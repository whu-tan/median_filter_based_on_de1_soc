==> flow/design.v <==
`timescale 1ns / 1ps
module counter_ctrl(
  CLK,
  RSTn,
  start_sig,   
  nxt_pix_sig,      
  cols,                          
  column_addr_sig,   
  row_addr_sig,      
  pix_done_sig    
    );
  input CLK;
  input RSTn;
  input start_sig;
  input nxt_pix_sig;
  input [9:0] cols;
  output pix_done_sig;  
  output [9:0] column_addr_sig;    
  output [9:0] row_addr_sig;   
  reg isCtrlDone;
  reg [17:0] imk;    
  reg [9:0] row_addr;   
  reg [9:0] column_addr;    
  reg start_sig_d;
  wire start_sig_rising_vld;
   always @ (posedge CLK or negedge RSTn)    
    if (!RSTn)
        start_sig_d <= 0;
     else 
        start_sig_d <= start_sig;
  assign start_sig_rising_vld = start_sig & (~start_sig_d);
  always @ (posedge CLK or negedge RSTn)    
    if (!RSTn)
       begin  
        imk <= 18'b0; 
        column_addr <= 10'b0; 
        row_addr <= 10'b0;
        isCtrlDone <= 1'b0;    
        end
     else if (start_sig_rising_vld)
       begin  
        imk <= 18'b1; 
        column_addr <= 10'b1; 
        row_addr <= 10'b1;
        isCtrlDone <= 1'b1;    
        end    
     else if ( nxt_pix_sig )
       begin  
          imk <= imk + 1'b1;
          row_addr <= imk / cols + 1;   
          column_addr <= imk % cols + 1;   
        isCtrlDone <= 1'b1; 
        end
     else isCtrlDone <= 1'b0;    
  assign row_addr_sig = row_addr;
  assign column_addr_sig = column_addr;
  assign pix_done_sig = isCtrlDone;
endmodule
`timescale 1ns / 1ps
module medfilter2  
(
  CLK, 
  RSTn,
  Start_sig,
  Done_sig,
  Data_out
);
  input CLK;
  input RSTn;
  input Start_sig;
  output Done_sig;
  output [7:0] Data_out;
  wire [17:0] rom_addr;  
  wire [7:0] rom_data;   
  wire [7:0] data_out0;            
  wire [7:0] data_out1;
  wire [7:0] data_out2;
  wire [7:0] data_out3;
  wire [7:0] data_out4;
  wire [7:0] data_out5;
  wire [7:0] data_out6;
  wire [7:0] data_out7;
  wire [7:0] data_out8;
  wire win_done_sig;
 wire [9:0] column_addr_sig;
 wire [9:0] row_addr_sig;
  win3by3_gen win3by3_gen_inst (
  .CLK(CLK), 
  .RSTn(RSTn),
  .center_pix_sig(win_start_sig),  
  .cols(10'd512),    
  .rows(10'd512),    
  .rom_data_win(rom_data),     
  .column_addr_sig(column_addr_sig),     
  .row_addr_sig(row_addr_sig),          
  .rom_addr_sig(rom_addr),    
  .data_out0(data_out0),            
  .data_out1(data_out1),
  .data_out2(data_out2),
  .data_out3(data_out3),
  .data_out4(data_out4),
  .data_out5(data_out5),
  .data_out6(data_out6),
  .data_out7(data_out7),
  .data_out8(data_out8),
  .win_data_done_sig(win_done_sig)   
    );
  counter_ctrl counter_ctrl_inst(
  .CLK(CLK),
  .RSTn(RSTn),
  .start_sig(Start_sig),   
  .nxt_pix_sig(win_done_sig),   
  .cols(10'd512), 
  .column_addr_sig(column_addr_sig),   
  .row_addr_sig(row_addr_sig),      
  .pix_done_sig(win_start_sig)    
  );
 wire medfilt_done_sig;
 wire [7:0] medfilt_data_wire;
 medfilter3by3 medfilter3by3_inst
(
  .CLK(CLK),
  .RSTn(RSTn), 
  .win_data_sig(win_done_sig),   
  .medfilt_done_sig(medfilt_done_sig),  
  .data_in0(data_out0),         
  .data_in1(data_out1),
  .data_in2(data_out2),
  .data_in3(data_out3),
  .data_in4(data_out4),
  .data_in5(data_out5),
  .data_in6(data_out6),
  .data_in7(data_out7),
  .data_in8(data_out8),
  .medfilt_data_out(medfilt_data_wire)      
); 
 wire Done_sig;
 wire [7:0] Data_out;
 assign Done_sig = medfilt_done_sig;
 assign Data_out = medfilt_data_wire;
endmodule
`timescale 1ns / 1ps
module medfilter3by3(
  CLK,
  RSTn,
  win_data_sig,   
  medfilt_done_sig,    
  data_in0,         
  data_in1,
  data_in2,
  data_in3,
  data_in4,
  data_in5,
  data_in6,
  data_in7,
  data_in8,
  medfilt_data_out     
    );
  input CLK;
  input RSTn;
  input win_data_sig;
  input [7:0] data_in0;            
  input [7:0] data_in1;
  input [7:0] data_in2;
  input [7:0] data_in3;
  input [7:0] data_in4;
  input [7:0] data_in5;
  input [7:0] data_in6;
  input [7:0] data_in7;
  input [7:0] data_in8;
  output medfilt_done_sig;
  output [7:0] medfilt_data_out;
  reg [7:0] a11;
  reg [7:0] a12;
  reg [7:0] a13;
  reg [7:0] a21;
  reg [7:0] a22;
  reg [7:0] a23;
  reg [7:0] a31;
  reg [7:0] a32;
  reg [7:0] a33;
  reg [7:0] b11;
  reg [7:0] b12;
  reg [7:0] b13;
  reg [7:0] b21;
  reg [7:0] b22;
  reg [7:0] b23;
  reg [7:0] b31;
  reg [7:0] b32;
  reg [7:0] b33;
  reg [7:0] c11;
  reg [7:0] c12;
  reg [7:0] c13;
  reg [7:0] c21;
  reg [7:0] c22;
  reg [7:0] c23;
  reg [7:0] c31;
  reg [7:0] c32;
  reg [7:0] c33;
  reg [2:0] i;
  reg [7:0] medfilt_data;
  reg filt_done;
  reg cal_vld;
always @ ( posedge CLK or negedge RSTn )
    if (!RSTn)
      begin
            a11 <= 0;
            a12 <= 0;
            a13 <= 0;
            a21 <= 0;
            a22 <= 0;
            a23 <= 0;
            a31 <= 0;
            a32 <= 0;
            a33 <= 0;
        end
     else if (win_data_sig)
       begin
            a11 <= data_in0;
            a12 <= data_in1;
            a13 <= data_in2;
            a21 <= data_in3;
            a22 <= data_in4;
            a23 <= data_in5;
            a31 <= data_in6;
            a32 <= data_in7;
            a33 <= data_in8;
        end
  always @ ( posedge CLK or negedge RSTn )
    if (!RSTn)
            i <= 3'd0;
     else if( cal_vld & ( i!=3 ) )
            i <= i + 1;
     else 
            i <= 0;
  always @ ( posedge CLK or negedge RSTn )
    if (!RSTn)
            cal_vld <= 1'b0;
     else if( win_data_sig )
            cal_vld <= 1'b1;
     else if( i==3'd3 )
            cal_vld <= 0;            
  always @ ( posedge CLK or negedge RSTn )
    if (!RSTn)
       begin
        filt_done <= 1'b0;
        b11 <= 0;
        b12 <= 0;
        b13 <= 0;
        b21 <= 0;
        b22 <= 0;
        b23 <= 0;
        b31 <= 0;
        b32 <= 0;
        b33 <= 0;
        c11 <= 0;
        c12 <= 0;
        c13 <= 0;
        c21 <= 0;
        c22 <= 0;
        c23 <= 0;
        c31 <= 0;
        c32 <= 0;
        c33 <= 0;
        medfilt_data <= 0;
        end
     else if( cal_vld )
       case(i)
          3'd0:
            begin
             b11 <= max(a11, a21, a31); 
             b12 <= max(a12, a22, a32); 
             b13 <= max(a13, a23, a33);
             b21 <= med(a11, a21, a31); 
             b22 <= med(a12, a22, a32); 
             b23 <= med(a13, a23, a33);
             b31 <= min(a11, a21, a31); 
             b32 <= min(a12, a22, a32); 
             b33 <= min(a13, a23, a33);
            end
          3'd1:
            begin
             c31 <= max(b31, b32, b33);
             c22 <= med(b21, b22, b23);
             c13 <= min(b11, b12, b13); 
             end
          3'd2:
             begin
             medfilt_data <= med(c13, c22, c31);
             filt_done<=1'b1;
             end
          3'd3:
             filt_done <= 1'b0; 
            default:;
        endcase
function [7:0] max; 
  input [7:0] a, b, c;
  begin
    max = (((a >= b) ? a : b) >= c ) ?  ((a >= b) ? a : b) : c;
  end
endfunction
function [7:0] med;
  input [7:0] a, b, c;
  begin
     med = a < b ? (b < c ? b : a < c ? c : a) : (b > c ? b : a > c ? c : a);
  end
endfunction
function [7:0] min;
  input [7:0] a, b, c;
  begin
     min= (((a <= b) ? a : b) <= c ) ?  ((a <= b) ? a : b) : c;
  end
endfunction
  assign medfilt_data_out = medfilt_data;
  assign medfilt_done_sig = filt_done;
endmodule
`timescale 1ns / 1ps
module win3by3_gen(
  CLK,
  RSTn,
  center_pix_sig,
  cols,    
  rows,
  rom_data_win,    
  column_addr_sig,     
  row_addr_sig,          
  rom_addr_sig,             
  data_out0,            
  data_out1,
  data_out2,
  data_out3,
  data_out4,
  data_out5,
  data_out6,
  data_out7,
  data_out8,
  win_data_done_sig             
    );
  input CLK;
  input RSTn;
  input [7:0] rom_data_win;
  input [9:0] cols;
  input [9:0] rows;
  input center_pix_sig;   
  input [9:0] column_addr_sig;
  input [9:0] row_addr_sig;
  output [7:0] data_out0;            
  output [7:0] data_out1;
  output [7:0] data_out2;
  output [7:0] data_out3;
  output [7:0] data_out4;
  output [7:0] data_out5;
  output [7:0] data_out6;
  output [7:0] data_out7;
  output [7:0] data_out8;
  output [17:0] rom_addr_sig;
  output win_data_done_sig;
  reg [9:0] m;
  always @ ( posedge CLK or negedge RSTn )
    if ( !RSTn )
       m <= 10'd1;
     else if (  center_pix_sig )
       m <= row_addr_sig[9:0];
  reg [9:0] n;
  always @ ( posedge CLK or negedge RSTn )
    if ( !RSTn )
       n <= 10'd1;
     else if (  center_pix_sig )
       n <= column_addr_sig[9:0];
  reg [3:0] i;
  reg isWinDone;
  reg [17:0] rom_addr;
  reg [7:0] a11;
  reg [7:0] a12;
  reg [7:0] a13;
  reg [7:0] a21;
  reg [7:0] a22;
  reg [7:0] a23;
  reg [7:0] a31;
  reg [7:0] a32;
  reg [7:0] a33;
reg get_9point_vld;
always @ ( posedge CLK or negedge RSTn )
    if (!RSTn)
           get_9point_vld <= 1'b0;
     else if ( center_pix_sig )
            get_9point_vld <= 1'b1;
     else if ( i==4'd10 )
            get_9point_vld <= 1'b0;
always @ ( posedge CLK or negedge RSTn )
    if ( !RSTn )
           isWinDone <= 1'b0;
     else if ( i==4'd10 )
            isWinDone <= 1'b1;
     else
            isWinDone <= 1'b0;
always @ ( posedge CLK or negedge RSTn )
    if ( !RSTn )
           i <= 4'd0;
     else if (i == 4'd10)
            i <= 4'd0;
     else if ( get_9point_vld )
            i <= i + 1'b1;
always @ ( posedge CLK or negedge RSTn )
    if (!RSTn)
            rom_addr <= 0;
     else if ( get_9point_vld)
       case (i)
          4'd0:
            if(!(m==1 || n==1)) rom_addr <= (m-2)*cols + (n-1) -1;
          4'd1:
          if(!(m==1 )) rom_addr <= (m-2)*cols + n -1;
          4'd2:
            if(!(m==1 || n==cols)) rom_addr <= (m-2)*cols + (n+1) -1;
          4'd3:
            if(!(n==1)) rom_addr <= (m-1)*cols + (n-1) -1;
          4'd4:
            rom_addr <= (m-1)*cols + n -1;
          4'd5:
            if(!(n==cols)) rom_addr <= (m-1)*cols + (n+1) -1;
          4'd6:
            if(!(m==cols || n==1)) rom_addr <= m*cols + (n-1) -1;
          4'd7:
            if(!(m==cols)) rom_addr <= m*cols + n -1;
          4'd8:
            if(!(m==cols || n==cols)) rom_addr <= m*cols + (n+1) -1;
          default:;
        endcase
always @ ( posedge CLK or negedge RSTn )
    if (!RSTn)
       begin
          a11 <= 0;
          a12 <= 0;
          a13 <= 0;
          a21 <= 0;
          a22 <= 0;
          a23 <= 0;
          a31 <= 0;
          a32 <= 0;
          a33 <= 0;
        end
     else if ( get_9point_vld )
       case (i)
          4'd2:
          if ( m==1 || n==1 )
                a11 <= 0;
          else
                a11 <= rom_data_win;
          4'd3:
          if ( m==1 )  a12 <= 0;
          else a12 <= rom_data_win;
          4'd4:
          if ( m==1 || n==cols ) a13 <= 0;
          else a13 <= rom_data_win;
          4'd5:
          if ( n==1 ) a21 <= 0;
          else  a21 <= rom_data_win;
          4'd6:
          a22 <= rom_data_win;
          4'd7:
          if ( n==cols ) a23 <= 0;
          else a23 <= rom_data_win;
          4'd8:
          if ( m==cols || n==1 ) a31 <= 0;
          else a31 <= rom_data_win;
          4'd9:
          if ( m==cols ) a32 <= 0;
          else a32 <= rom_data_win;
          4'd10:
          if ( m==cols || n==cols ) a33 <= 0;
          else a33 <= rom_data_win;
          default:;
      endcase
  assign win_data_done_sig = isWinDone;
  assign rom_addr_sig = rom_addr;
  assign data_out0 = a11;
  assign data_out1 = a12;
  assign data_out2 = a13;
  assign data_out3 = a21;
  assign data_out4 = a22;
  assign data_out5 = a23;
  assign data_out6 = a31;
  assign data_out7 = a32;
  assign data_out8 = a33;
endmodule
* Reports on medfilter2
Tool output for the design above, in the order of the flow.
Lines are those of the file above, counted from 1.
Operators: Yosys type, input widths -> output width; for muxes data width and select width s.
Library cell names are shortened.
Not given: n/a
- Top :: medfilter2
- Clock :: CLK
- Standard-cell library :: sky130hd
- Corner :: tt_025C_1v80

* Elaborated design
Yosys after proc, flatten, opt, wreduce and memory -nomap, before mapping. Memory bits, and registers merged into a memory's read port (data or address), are not among the register bits. Print and check cells are not counted. Equal cells are merged and count once.
- Order comparisons :: 41
- Muxes and demuxes :: 66
- Reductions and logical operators :: 23
- Eq/ne operators :: 17
- Bitwise gates (word level) :: 3
- Add/sub/neg operators :: 5
** Operators by type and width (number)
- $mux 8 :: 49
- $lt 8x8->1 :: 15
- $gt 8x8->1 :: 10
- $ge 8x8->1 :: 8
- $le 8x8->1 :: 8
- $mux 10 :: 4
- $mux 18 :: 2
- $reduce_and 2->1 :: 13
- $eq 10x1->1 const B :: 2
- $eq 10x10->1 const B :: 2
- $add 9x1->10 const B :: 2
- $add 18x1->18 const B :: 1
- $eq 4x3->1 const B :: 4
- $eq 4x4->1 const B :: 3
- $reduce_bool 2->1 :: 5
- $eq 4x2->1 const B :: 2
- $mux 4 :: 2
- $mux 1 :: 7
- $eq 3x2->1 const B :: 2
- $logic_or 1x1->1 :: 4
- $add 4x1->4 const B :: 1
- $add 3x1->3 const B :: 1
- $eq 3x1->1 const B :: 1
- $ne 3x2->1 const B :: 1
- $logic_not 3->1 :: 1
- $mux 3 :: 1
- $and 1x1->1 :: 2
- $pmux 1 s2 :: 1
- $not 1->1 :: 1
- Register bits after elaboration :: 319
- Word-level cells :: 199

* Logic depth
Longest topological path by Yosys (ltp), each cell counted once; first at word level (registers and memories cut), then after technology mapping (sequential cells cut; the memories' decode and read muxes count).
- Depth in word-level cells :: 4
- ABC_AREA :: 0
- Mapped depth :: 4
- Gate-level depth less buffers :: 4

* Synthesis result
Yosys stat after the flow's synthesis: flattened, memories mapped to cells. It holds for the ABC_AREA given above (unset counts as 0); a run with the other value may have another netlist.
The area totals of this step are shown rounded.
- Standard cells after synthesis :: 54
- Cell area after synthesis :: 0.000608 mm^2
- Sequential area :: 0.000325 mm^2
- Buffers :: 8
- Flip-flops :: 13
** Cells by type
- dfrtp_1 :: number 13, area in all 325.312 um^2
- buf_4 :: number 8, area in all 60.058 um^2
- ha_1 :: number 4, area in all 50.048 um^2
- nand2b_1 :: number 3, area in all 18.768 um^2
- mux2_4 :: number 1, area in all 15.014 um^2
- nor2_1 :: number 4, area in all 15.014 um^2
- o21ai_0 :: number 3, area in all 15.014 um^2
- inv_1 :: number 3, area in all 11.261 um^2
- a21oi_1 :: number 2, area in all 10.01 um^2
- mux2i_1 :: number 1, area in all 10.01 um^2
- nand3_1 :: number 2, area in all 10.01 um^2
- a21oi_2 :: number 1, area in all 8.758 um^2
- a22o_1 :: number 1, area in all 8.758 um^2
- xnor2_1 :: number 1, area in all 8.758 um^2
- a21o_1 :: number 1, area in all 7.507 um^2
- nand3b_1 :: number 1, area in all 7.507 um^2
- a31oi_1 :: number 1, area in all 6.256 um^2
- and2_1 :: number 1, area in all 6.256 um^2
Other cell types: 3; their cells: 3.
The figures by module come from a second, unflattened synthesis with its own total; it is not the netlist above.
- Cell total of the unflattened synthesis :: 7943
- Area total of the unflattened synthesis :: 0.0623 mm^2
Each row is one instance without its submodules.
** By module
- win3by3_gen :: sequential area 0.00291 mm^2, area 0.0246 mm^2, instances 1, cells 2985
- counter_ctrl :: sequential area 0.001 mm^2, area 0.0219 mm^2, instances 1, cells 3110
- medfilter3by3 :: sequential area 0.00453 mm^2, area 0.0158 mm^2, instances 1, cells 1846
- medfilter2 :: sequential area 0 mm^2, area 0.0000075 mm^2, instances 1, cells 2

* Timing after synthesis
OpenSTA on the mapped netlist: ideal clock, no wires. The path of least setup slack (recovery checks aside). Input and output delay are each 20% of the period. Register names are those of the netlist, which keeps one name where synthesis merged equal registers.
- Path kind :: register to register
- Start :: register medfilter3by3_inst.i[0]
- End :: register medfilter3by3_inst.i[0]
- Clock period :: 1.6 ns
- Buffers on the path :: 0
- Delay of the path :: 1.084 ns
- Stages on the path :: 5
- Arrival time :: 1.012 ns
- Library setup time :: 0.072 ns
- Path slack :: 0.516 ns
- Required time :: 1.528 ns
- Synthesis period reached :: 1.084 ns
"delay of the path" is the arrival time less input delay plus setup time.
"stages on the path": output pins that drive a net of the path, with the launching flip-flop's if there is one; two outputs of one cell count as two.
"synthesis period reached" = period - worst setup slack (recovery checks aside). The figure is calculated, with input and output delays left at 20% of the set period.
The rows between start and end are the longest chain of elaborated cells between them; the timing report does not say that the signal goes this way. Where chains are equally long, one stands for them.
A line is the first line of the expression or statement that the cell stems from. Yosys adds cells for indexed reads and writes and turns some case tables into memories.
At most two assigning lines are given for a register; there are more.
- Path through :: dfrtp_1 > ha_1 > ha_1 > nand2b_1 > nor2_1
- Cells in the longest elaborated chain :: 3
** RTL lines, path post-synthesis
- start: declaration :: line 200 : reg [2:0] i;
- start: assignment :: line 231 : i <= 3'd0;
- start: assignment :: line 233 : i <= i + 1;
- $ne 3x2->1 :: line 232 : else if( cal_vld & ( i!=3 ) )
- $and 1x1->1 :: line 232
- $mux 3 :: line 232
- end: assignment :: line 231
- end: assignment :: line 233
- end: declaration :: line 200

* Path in the finished layout
Path of least setup slack in the final report of flow run 1 (OpenROAD, finished layout, wires in). Where an end is a register, its clock arrival counts in the times.
- Path kind :: register to output
- Start :: register medfilter3by3_inst.filt_done
- End :: output Done_sig
- Stages on the path :: 2
- Clock period :: 1.32 ns
- External output delay :: 0.26 ns
- Required time :: 1.06 ns
- Arrival time :: 0.94 ns
- Buffers on the path :: 1
- Path slack :: 0.12 ns
At most two assigning lines are given for a register; there are more.
- Path through :: dfrtp_1 > dlygate4sd2_1
- Cells in the longest elaborated chain :: 0
** RTL lines, path after layout
- start: declaration :: line 202 : reg filt_done;
- start: assignment :: line 246 : filt_done <= 1'b0;
- start: assignment :: line 290 : filt_done<=1'b1;
- end: declaration :: line 71 : output Done_sig;

Hand-over note for medfilter2

Flow measurements of medfilter2 on sky130hd: 2 stored runs with different settings, listed in no order. Input and output delays are each 20% of the period that was set; the output load is 0.01 pF.
"achieved clock period" means the clock period less the worst setup slack. The figure is calculated, with input and output delays left at 20% of the set period.
By "worst setup path time" is meant the share of the clock period that the worst setup path is allowed (20% is reserved at inputs, 20% at outputs), minus its slack. Clock arrival times at its registers enter into it.
By "total power after layout" is meant OpenSTA's value without simulated activity: inputs other than the clock are taken to toggle once in ten clock periods, and the tool carries that through the logic.
Results are given in rounded form.

** Flow run 1
- Settings :: period_ns=1.32; CORE_UTILIZATION=41; CAP_MARGIN=20; CORE_MARGIN=2; SLEW_MARGIN=20
- Area of the standard cells in the finished layout :: 0.000656 mm^2
- Setup slack of the critical path :: 0.120 ns
- Worst setup path time :: 0.94 ns
- Class of the worst setup path :: register to output
- Chip area after synthesis (Yosys) :: 0.000608 mm^2
- Achieved clock period :: 1.200 ns
- Die size :: 0.00181 mm^2
- Total power after layout :: 1.39 mW
- Total negative setup slack :: 0.000 ns

** Flow run 2
- Settings :: period_ns=1.93; CORE_UTILIZATION=55; SETUP_SLACK_MARGIN=-0.17; CELL_PAD_IN_SITES_DETAIL_PLACEMENT=0; TNS_END_PERCENT=70; CAP_MARGIN=35; SLEW_MARGIN=25; CORE_MARGIN=2
- Area of the standard cells in the finished layout :: 0.000647 mm^2
- Setup slack of the critical path :: 0.400 ns
- Worst setup path time :: 1.14 ns
- Class of the worst setup path :: register to output
- Chip area after synthesis (Yosys) :: 0.000608 mm^2
- Achieved clock period :: 1.530 ns
- Die size :: 0.00139 mm^2
- Total power after layout :: 0.977 mW
- Total negative setup slack :: 0.000 ns

End of note.
